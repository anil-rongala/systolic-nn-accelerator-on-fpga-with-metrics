==> flow/design.v <==
module systolic_array #(
    parameter DATA_W = 8,
    parameter ACC_W  = 32,
    parameter ROWS   = 4,
    parameter COLS   = 4
)(
    input  wire                         clk,
    input  wire                         rst_n,
    input  wire                         valid_in,
    input  wire signed [ROWS*DATA_W-1:0] a_in_bus,
    input  wire signed [COLS*DATA_W-1:0] b_in_bus,
    output wire signed [ROWS*COLS*ACC_W-1:0] c_bus,
    output wire [ROWS*COLS-1:0]              c_valid
);
    wire signed [DATA_W-1:0] a_bus [0:ROWS-1][0:COLS];
    wire signed [DATA_W-1:0] b_bus [0:ROWS][0:COLS-1];
    wire signed [ACC_W-1:0]  ps_bus[0:ROWS][0:COLS];
    wire                     v_bus [0:ROWS][0:COLS];
    genvar i, j;
    generate
        for (i = 0; i < ROWS; i = i + 1) begin : LEFT_EDGE
            assign a_bus[i][0] = a_in_bus[(i+1)*DATA_W-1 -: DATA_W];
        end
    endgenerate
    generate
        for (j = 0; j < COLS; j = j + 1) begin : TOP_EDGE
            assign b_bus[0][j] = b_in_bus[(j+1)*DATA_W-1 -: DATA_W];
        end
    endgenerate
    assign ps_bus[0][0] = '0;
    assign v_bus[0][0]  = valid_in;
    generate
        for (j = 1; j <= COLS; j = j + 1) begin : TOP_PS
            assign ps_bus[0][j] = '0;
            assign v_bus[0][j]  = 1'b0;
        end
    endgenerate
    generate
        for (i = 1; i <= ROWS; i = i + 1) begin : LEFT_PS
            assign ps_bus[i][0] = '0;
            assign v_bus[i][0]  = 1'b0;
        end
    endgenerate
    generate
        for (i = 0; i < ROWS; i = i + 1) begin : ROW_GEN
            for (j = 0; j < COLS; j = j + 1) begin : COL_GEN
                wire signed [DATA_W-1:0] a_in, b_in;
                wire signed [ACC_W-1:0]  ps_in;
                wire                     v_in;
                wire signed [DATA_W-1:0] a_out, b_out;
                wire signed [ACC_W-1:0]  ps_out;
                wire                     v_out;
                assign a_in  = a_bus[i][j];
                assign b_in  = b_bus[i][j];
                assign ps_in = ps_bus[i][j];
                assign v_in  = v_bus[i][j];
                systolic_pe #(
                    .DATA_W(DATA_W),
                    .ACC_W (ACC_W)
                ) u_pe (
                    .clk       (clk),
                    .rst_n     (rst_n),
                    .valid_in  (v_in),
                    .a_in      (a_in),
                    .b_in      (b_in),
                    .ps_in     (ps_in),
                    .valid_out (v_out),
                    .a_out     (a_out),
                    .b_out     (b_out),
                    .ps_out    (ps_out)
                );
                assign a_bus[i][j+1]   = a_out;
                assign b_bus[i+1][j]   = b_out;
                assign ps_bus[i+1][j+1] = ps_out;
                assign v_bus[i+1][j+1]  = v_out;
                localparam integer INDEX = i*COLS + j;
                assign c_bus  [(INDEX+1)*ACC_W-1 -: ACC_W] = ps_out;
                assign c_valid[INDEX]                      = v_out;
            end
        end
    endgenerate
endmodule
module systolic_controller #(
    parameter ROWS = 4,
    parameter COLS = 4,
    parameter K    = 4
)(
    input  wire clk,
    input  wire rst_n,
    input  wire start,
    output reg  busy,
    output reg  done,
    output reg  valid_src,
    output reg [$clog2(K):0] k_idx
);
    localparam integer FLUSH_CYCLES = ROWS + COLS - 2;
    localparam [1:0]
        S_IDLE  = 2'b00,
        S_FEED  = 2'b01,
        S_FLUSH = 2'b10,
        S_DONE  = 2'b11;
    reg [1:0] state, next_state;
    reg [$clog2(FLUSH_CYCLES+1)-1:0] flush_cnt;
    always @* begin
        next_state = state;
        case (state)
            S_IDLE: begin
                if (start)
                    next_state = S_FEED;
            end
            S_FEED: begin
                if (k_idx == K)
                    next_state = S_FLUSH;
            end
            S_FLUSH: begin
                if (flush_cnt == FLUSH_CYCLES)
                    next_state = S_DONE;
            end
            S_DONE: begin
                next_state = S_IDLE;
            end
        endcase
    end
    always @(posedge clk or negedge rst_n) begin
        if (!rst_n) begin
            state      <= S_IDLE;
            busy       <= 1'b0;
            done       <= 1'b0;
            valid_src  <= 1'b0;
            k_idx      <= {($clog2(K)+1){1'b0}};
            flush_cnt  <= {($clog2(FLUSH_CYCLES+1)){1'b0}};
        end else begin
            state <= next_state;
            busy      <= 1'b0;
            done      <= 1'b0;
            valid_src <= 1'b0;
            case (state)
                S_IDLE: begin
                    busy      <= 1'b0;
                    done      <= 1'b0;
                    valid_src <= 1'b0;
                    k_idx     <= 0;
                    flush_cnt <= 0;
                end
                S_FEED: begin
                    busy      <= 1'b1;
                    valid_src <= 1'b1;  
                    if (k_idx < K)
                        k_idx <= k_idx + 1;
                end
                S_FLUSH: begin
                    busy <= 1'b1;
                    if (flush_cnt < FLUSH_CYCLES)
                        flush_cnt <= flush_cnt + 1;
                end
                S_DONE: begin
                    busy      <= 1'b0;
                    done      <= 1'b1;
                    k_idx     <= 0;
                    flush_cnt <= 0;
                end
            endcase
        end
    end
endmodule
module systolic_pe #(
    parameter DATA_W = 8,
    parameter ACC_W  = 32
)(
    input  wire                     clk,
    input  wire                     rst_n,
    input  wire                     valid_in,
    input  wire signed [DATA_W-1:0] a_in,
    input  wire signed [DATA_W-1:0] b_in,
    input  wire signed [ACC_W-1:0]  ps_in,
    output reg                      valid_out,
    output reg  signed [DATA_W-1:0] a_out,
    output reg  signed [DATA_W-1:0] b_out,
    output reg  signed [ACC_W-1:0]  ps_out
);
    always @(posedge clk or negedge rst_n) begin
        if (!rst_n) begin
            valid_out <= 1'b0;
            a_out     <= '0;
            b_out     <= '0;
            ps_out    <= '0;
        end else begin
            a_out     <= a_in;
            b_out     <= b_in;
            valid_out <= valid_in;
            if (valid_in) begin
                ps_out <= ps_in + a_in * b_in;
            end else begin
                ps_out <= ps_in;
            end
        end
    end
endmodule
module systolic_top #(
    parameter DATA_W = 8,
    parameter ACC_W  = 32,
    parameter ROWS   = 4,
    parameter COLS   = 4,
    parameter K      = 4
)(
    input  wire clk,
    input  wire rst_n,
    input  wire start,
    output wire busy,
    output wire done,
    input  wire signed [ROWS*K*DATA_W-1:0] a_flat,
    input  wire signed [K*COLS*DATA_W-1:0] b_flat,
    output reg  signed [ROWS*COLS*ACC_W-1:0] c_flat
);
    integer r;
    integer c;
    integer idx_load_A;
    integer idx_load_B;
    integer idx_flat;
    reg signed [DATA_W-1:0] A_reg [0:ROWS-1][0:K-1];
    reg signed [DATA_W-1:0] B_reg [0:K-1][0:COLS-1];
    wire ctrl_busy;
    wire ctrl_done;
    wire        valid_src;
    wire [$clog2(K):0] k_idx;
    systolic_controller #(
        .ROWS(ROWS),
        .COLS(COLS),
        .K   (K)
    ) u_ctrl (
        .clk      (clk),
        .rst_n    (rst_n),
        .start    (start),
        .busy     (ctrl_busy),
        .done     (ctrl_done),
        .valid_src(valid_src),
        .k_idx    (k_idx)
    );
    assign busy = ctrl_busy;
    assign done = ctrl_done;
    reg  signed [ROWS*DATA_W-1:0] a_in_bus;
    reg  signed [COLS*DATA_W-1:0] b_in_bus;
    wire signed [ROWS*COLS*ACC_W-1:0] c_bus;
    wire [ROWS*COLS-1:0]              c_valid;
    systolic_array #(
        .DATA_W(DATA_W),
        .ACC_W (ACC_W),
        .ROWS  (ROWS),
        .COLS  (COLS)
    ) u_array (
        .clk     (clk),
        .rst_n   (rst_n),
        .valid_in(valid_src),
        .a_in_bus(a_in_bus),
        .b_in_bus(b_in_bus),
        .c_bus   (c_bus),
        .c_valid (c_valid)
    );
    reg [ROWS*COLS-1:0] captured;
    always @(posedge clk or negedge rst_n) begin
        if (!rst_n) begin
            for (r = 0; r < ROWS; r = r + 1)
                for (c = 0; c < K; c = c + 1)
                    A_reg[r][c] <= '0;
            for (r = 0; r < K; r = r + 1)
                for (c = 0; c < COLS; c = c + 1)
                    B_reg[r][c] <= '0;
            captured <= '0;
            c_flat   <= '0;
        end
        else begin
            if (start && !ctrl_busy) begin
                for (r = 0; r < ROWS; r = r + 1) begin
                    for (c = 0; c < K; c = c + 1) begin
                        idx_load_A = r*K + c;
                        A_reg[r][c] <= a_flat[(idx_load_A+1)*DATA_W-1 -: DATA_W];
                    end
                end
                for (r = 0; r < K; r = r + 1) begin
                    for (c = 0; c < COLS; c = c + 1) begin
                        idx_load_B = r*COLS + c;
                        B_reg[r][c] <= b_flat[(idx_load_B+1)*DATA_W-1 -: DATA_W];
                    end
                end
                captured <= '0;
                c_flat   <= '0;
            end
            else begin
                for (idx_flat = 0; idx_flat < ROWS*COLS; idx_flat = idx_flat + 1) begin
                    if (c_valid[idx_flat] && !captured[idx_flat]) begin
                        captured[idx_flat] <= 1'b1;
                        c_flat[(idx_flat+1)*ACC_W-1 -: ACC_W] <=
                            c_bus[(idx_flat+1)*ACC_W-1 -: ACC_W];
                    end
                end
            end
        end
    end
    always @* begin
        a_in_bus = '0;
        b_in_bus = '0;
        if (ctrl_busy && (k_idx < K)) begin
            for (r = 0; r < ROWS; r = r + 1)
                a_in_bus[(r+1)*DATA_W-1 -: DATA_W] = A_reg[r][k_idx];
            for (c = 0; c < COLS; c = c + 1)
                b_in_bus[(c+1)*DATA_W-1 -: DATA_W] = B_reg[k_idx][c];
        end
    end
endmodule
# == Tool chain data of systolic_top ==
# The steps from the RTL of systolic_top to its reports follow in flow order.
# Line numbers count from 1 in the design file above.
# Cell names lack the library's common part.
# Not given: n/a
# setup
top,systolic_top
clk_port,clk
lib,sky130hd
pvt_corner,tt_025C_1v80

# == After elaboration ==
# Counts by Yosys on the flattened word-level netlist (proc, flatten, opt, wreduce). Print and check cells are left out. Cells with the same type and inputs are merged into one.
# word_totals
output_inout_bits,514
wordCells,272
in_bits,259
register_bits,659
# classes
n_eq,109
addsub,11
reduce_and_logical,31
cmp,2
mux,48
n_mul,4
# ops
op,n
case mux 8 bit (select 16 bit),6
multiplier 8 x 8 -> 16 bit,4
two-way mux 32 bit,13
equality test 4 bit (second input constant),48
adder 32 x 16 -> 32 bit,3
equality test 4 x 3 -> 1 bit (second input constant),24
case mux 8 bit (select 8 bit),1
two-way mux 8 bit,8
equality test 4 x 2 -> 1 bit (second input constant),12
logical NOT 4 bit,8
case mux 8 bit (select 4 bit),1
equality test 4 x 1 -> 1 bit (second input constant),6
equality test 3 bit (second input constant),5
nonzero test 2 bit,6
case mux 3 bit (select 2 bit),2
two-way mux 1 bit,10
inequality test 2 x 1 -> 1 bit (second input constant),4
equality test 2 bit (second input constant),4
adder 4 x 2 -> 4 bit (second input constant),2
adder 4 x 3 -> 4 bit (first input constant),2
case mux 2 bit (select 4 bit),1
logical AND 1 bit,6
adder 3 x 1 -> 3 bit (second input constant),2
equality test 3 x 2 -> 1 bit (second input constant),2
< comparator 3 bit (second input constant),2
two-way mux 3 bit,2
two-way mux 2 bit,3
logical NOT 1 bit,5
# Not listed: further kinds 10, cells in them 13.

# == Longest topological paths ==
# Longest topological path by Yosys (ltp), each cell counted once; first at word level (registers and memories cut), then after technology mapping (sequential cells cut; the memories' decode and read muxes count).
# logic_depth
depth_word,5
ABC_AREA,0
depth_mapped,28
ltp_nobuf,26

# == Mapped cells and area ==
# Source: synth_stat.txt of the flow (Yosys; design flattened, memories mapped). It holds for the ABC_AREA given above (unset counts as 0); a run with the other value may have another netlist.
# The area totals of this step are shown rounded.
# by_type
cell_type,n,type_area_um2
dfrtp_1,596,1.49E+04
fa_1,408,8.17E+03
mux2_2,292,3.29E+03
buf_4,400,3002.88
ha_1,222,2.78E+03
inv_1,569,2.14E+03
nand2_1,268,1.01E+03
a22o_1,105,919.632
xnor2_1,65,569.296
and2_1,89,556.784
a21oi_1,109,545.523
o21ai_0,109,545.523
a22oi_1,68,510.49
clkbuf_1,121,454.186
nor2_1,107,401.635
a222oi_1,31,310.298
a31oi_1,48,300.288
a21o_1,39,292.781
# Not listed: further types 59, cells in them 286.
# synth_totals
buf_cells,534
ffs,597
sequential_area_mm2,0.01494
cells,3932
yosys_area_mm2,0.04282
# The figures by module come from a second, unflattened synthesis with its own total; it is not the netlist above.
# unflattened
hier_cells,12492
hier_area_mm2,0.1464
# Each row is one instance without its submodules.
# modules
module,n_inst,cells,seq_area_mm2,mod_area_mm2
systolic_pe,16,644,0.001226,0.007076
systolic_top,1,2119,0.01962,0.03245
systolic_controller,1,52,0.0003266,0.0005831
systolic_array,1,17,0,0.0001239

# == Path before layout ==
# OpenSTA on the mapped netlist: ideal clock, no wires. The path of least setup slack (recovery checks aside). Input and output delay are each 20% of the period. Register names are those of the netlist, which keeps one name where synthesis merged equal registers.
# synth_timing
path_type,reg-to-reg
startpoint,register u_array.ROW_GEN[2].COL_GEN[3].u_pe.b_out[0]
endpoint,register u_array.ROW_GEN[3].COL_GEN[3].u_pe.ps_out[30]
driving_pins,21
setup_time_ns,0.135
delay_ns,6.152
period_ns,6.24
t_first_pin_ns,0.000
t_arrival_ns,6.017
slack_ns,0.088
n_path_buf,1
required_time_ns,6.105
synth_period_reached_ns,6.152
# "delay_ns" is the arrival time less input delay plus setup time.
# "driving_pins": output pins that drive a net of the path, with the launching flip-flop's if there is one; two outputs of one cell count as two.
# "synth_period_reached_ns" = period - worst setup slack (recovery checks aside). The figure is calculated, with input and output delays left at 20% of the set period.
# The rows between start and end are the longest chain of elaborated cells between them; the timing report does not say that the signal goes this way. Where chains are equally long, one stands for them.
# Each line given opens the expression or statement behind the cell; cells for indexed reads and writes are added by Yosys, which also makes memories of some case tables.
# At most two assigning lines are given for a register; there are more.
# synth_via
path_cell_list,dfrtp_1 -> clkbuf_1 -> nand2_1 -> fa_1 -> inv_1 -> fa_1 -> inv_1 -> fa_1 -> inv_1 -> fa_1 -> ha_1 -> ha_1 -> a21o_1 -> a221oi_2 -> o311a_4 -> o31a_4 -> nor2_4 -> a22o_2 -> a211oi_2 -> xor2_1 -> mux2i_1
elab_chain_cells,3
cells_between,3
lines_between,2
classes_between,add/sub (1); mul (1); mux (1)
# synth_lines
item,line,text
start: declaration,178,"output reg  signed [DATA_W-1:0] b_out,"
start: assignment,185,b_out     <= '0;
start: assignment,189,b_out     <= b_in;
multiplier 8 x 8 -> 16 bit,192,ps_out <= ps_in + a_in * b_in;
adder 32 x 16 -> 32 bit,192,
two-way mux 32 bit,191,if (valid_in) begin
end: assignment,192,
end: assignment,194,ps_out <= ps_in;
end: declaration,179,output reg  signed [ACC_W-1:0]  ps_out

# == Timing after layout ==
# Path of least setup slack in the final report of run A (OpenROAD, finished layout, wires in). Where an end is a register, its clock arrival counts in the times.
# layout_timing
path_type,reg-to-reg
startpoint,register u_ctrl.k_idx[2]
endpoint,register u_array.ROW_GEN[0].COL_GEN[0].u_pe.ps_out[14]
required_time_ns,12.59
slack_ns,4.27
driving_pins,27
t_first_pin_ns,0.63
n_path_buf,2
t_arrival_ns,8.32
period_ns,12.1
setup_time_ns,0.14
# The rows between start and end are the longest chain of elaborated cells between them; the timing report does not say that the signal goes this way. Where chains are equally long, one stands for them.
# At most two assigning lines are given for a register; there are more.
# layout_via
path_cell_list,dfrtp_1 -> clkbuf_1 -> buf_1 -> inv_1 -> ha_1 -> or4_1 -> nor2_1 -> a221o_1 -> nand2_1 -> nor2_1 -> ha_1 -> fa_1 -> ha_1 -> inv_1 -> fa_1 -> inv_1 -> ha_1 -> fa_1 -> a21o_1 -> a21oi_1 -> o21bai_1 -> a21oi_1 -> o21bai_1 -> a21oi_1 -> o21ai_0 -> xnor2_1 -> nor2_1
elab_chain_cells,5
cells_between,15
classes_between,mul (1); compare (1); eq/ne (7); mux (4); reduce/logical (2)
# layout_lines
item,line,text
start: declaration,94,output reg [$clog2(K):0] k_idx
start: assignment,130,k_idx      <= {($clog2(K)+1){1'b0}};
start: assignment,149,k_idx <= k_idx + 1;
< comparator 3 bit,302,if (ctrl_busy && (k_idx < K)) begin
logical AND 1 bit,302,
two-way mux 8 bit,302,
multiplier 8 x 8 -> 16 bit,192,ps_out <= ps_in + a_in * b_in;
two-way mux 32 bit,191,if (valid_in) begin
end: assignment,192,
end: assignment,194,ps_out <= ps_in;
end: declaration,179,output reg  signed [ACC_W-1:0]  ps_out

# Stored flow runs of systolic_top (2 of them; Yosys, OpenROAD, sky130hd). They differ in their settings and are not a sequence. Constraints: input delay and output delay 20% of the set period each, output load 0.01 pF.
# "period_less_ws_ns" means the clock period less the worst setup slack. The figure is calculated, with input and output delays left at 20% of the set period.
# "worst_path_ns": the worst setup path's part of the clock period (all of it between registers, 20% less for each end at a port) less its slack. A launch clock that arrives late makes it longer, a capture clock that arrives late makes it shorter.
# "total_power_uw" rests on the timing tool's default activity at the inputs, not on a simulated workload.
# Measured values are rounded.
# Among the settings, -- means not set for that run.
run name,period_ns,CORE_UTILIZATION,SETUP_SLACK_MARGIN,PLACE_DENSITY,HOLD_SLACK_MARGIN,CELL_PAD_IN_SITES_DETAIL_PLACEMENT,GPL_TIMING_DRIVEN,CTS_CLUSTER_SIZE,CTS_CLUSTER_DIAMETER,CAP_MARGIN,CORE_MARGIN,SLEW_MARGIN,stdcell_area_mm2,worst_path_ns,worstPathKind,period_less_ws_ns,worst_setup_slack_ns,finalUtil_frac,yosys.chip_area_mm2,worst_hold_slack_ns,fin_tns_ns,total_power_uw,dieArea_mm2
run A,12.1,46,0.41,0.88,0.12,0,0,10,313,40,2,20,0.05224,7.83,reg-to-reg,7.834,4.266,0.568,0.04282,0.337,0.000,16560,0.09555
run B,6.83,34,--,--,--,--,--,--,--,20,2,20,0.04969,6.23,reg-to-reg,6.233,0.597,0.397,0.04282,0.333,0.000,28820,0.1288
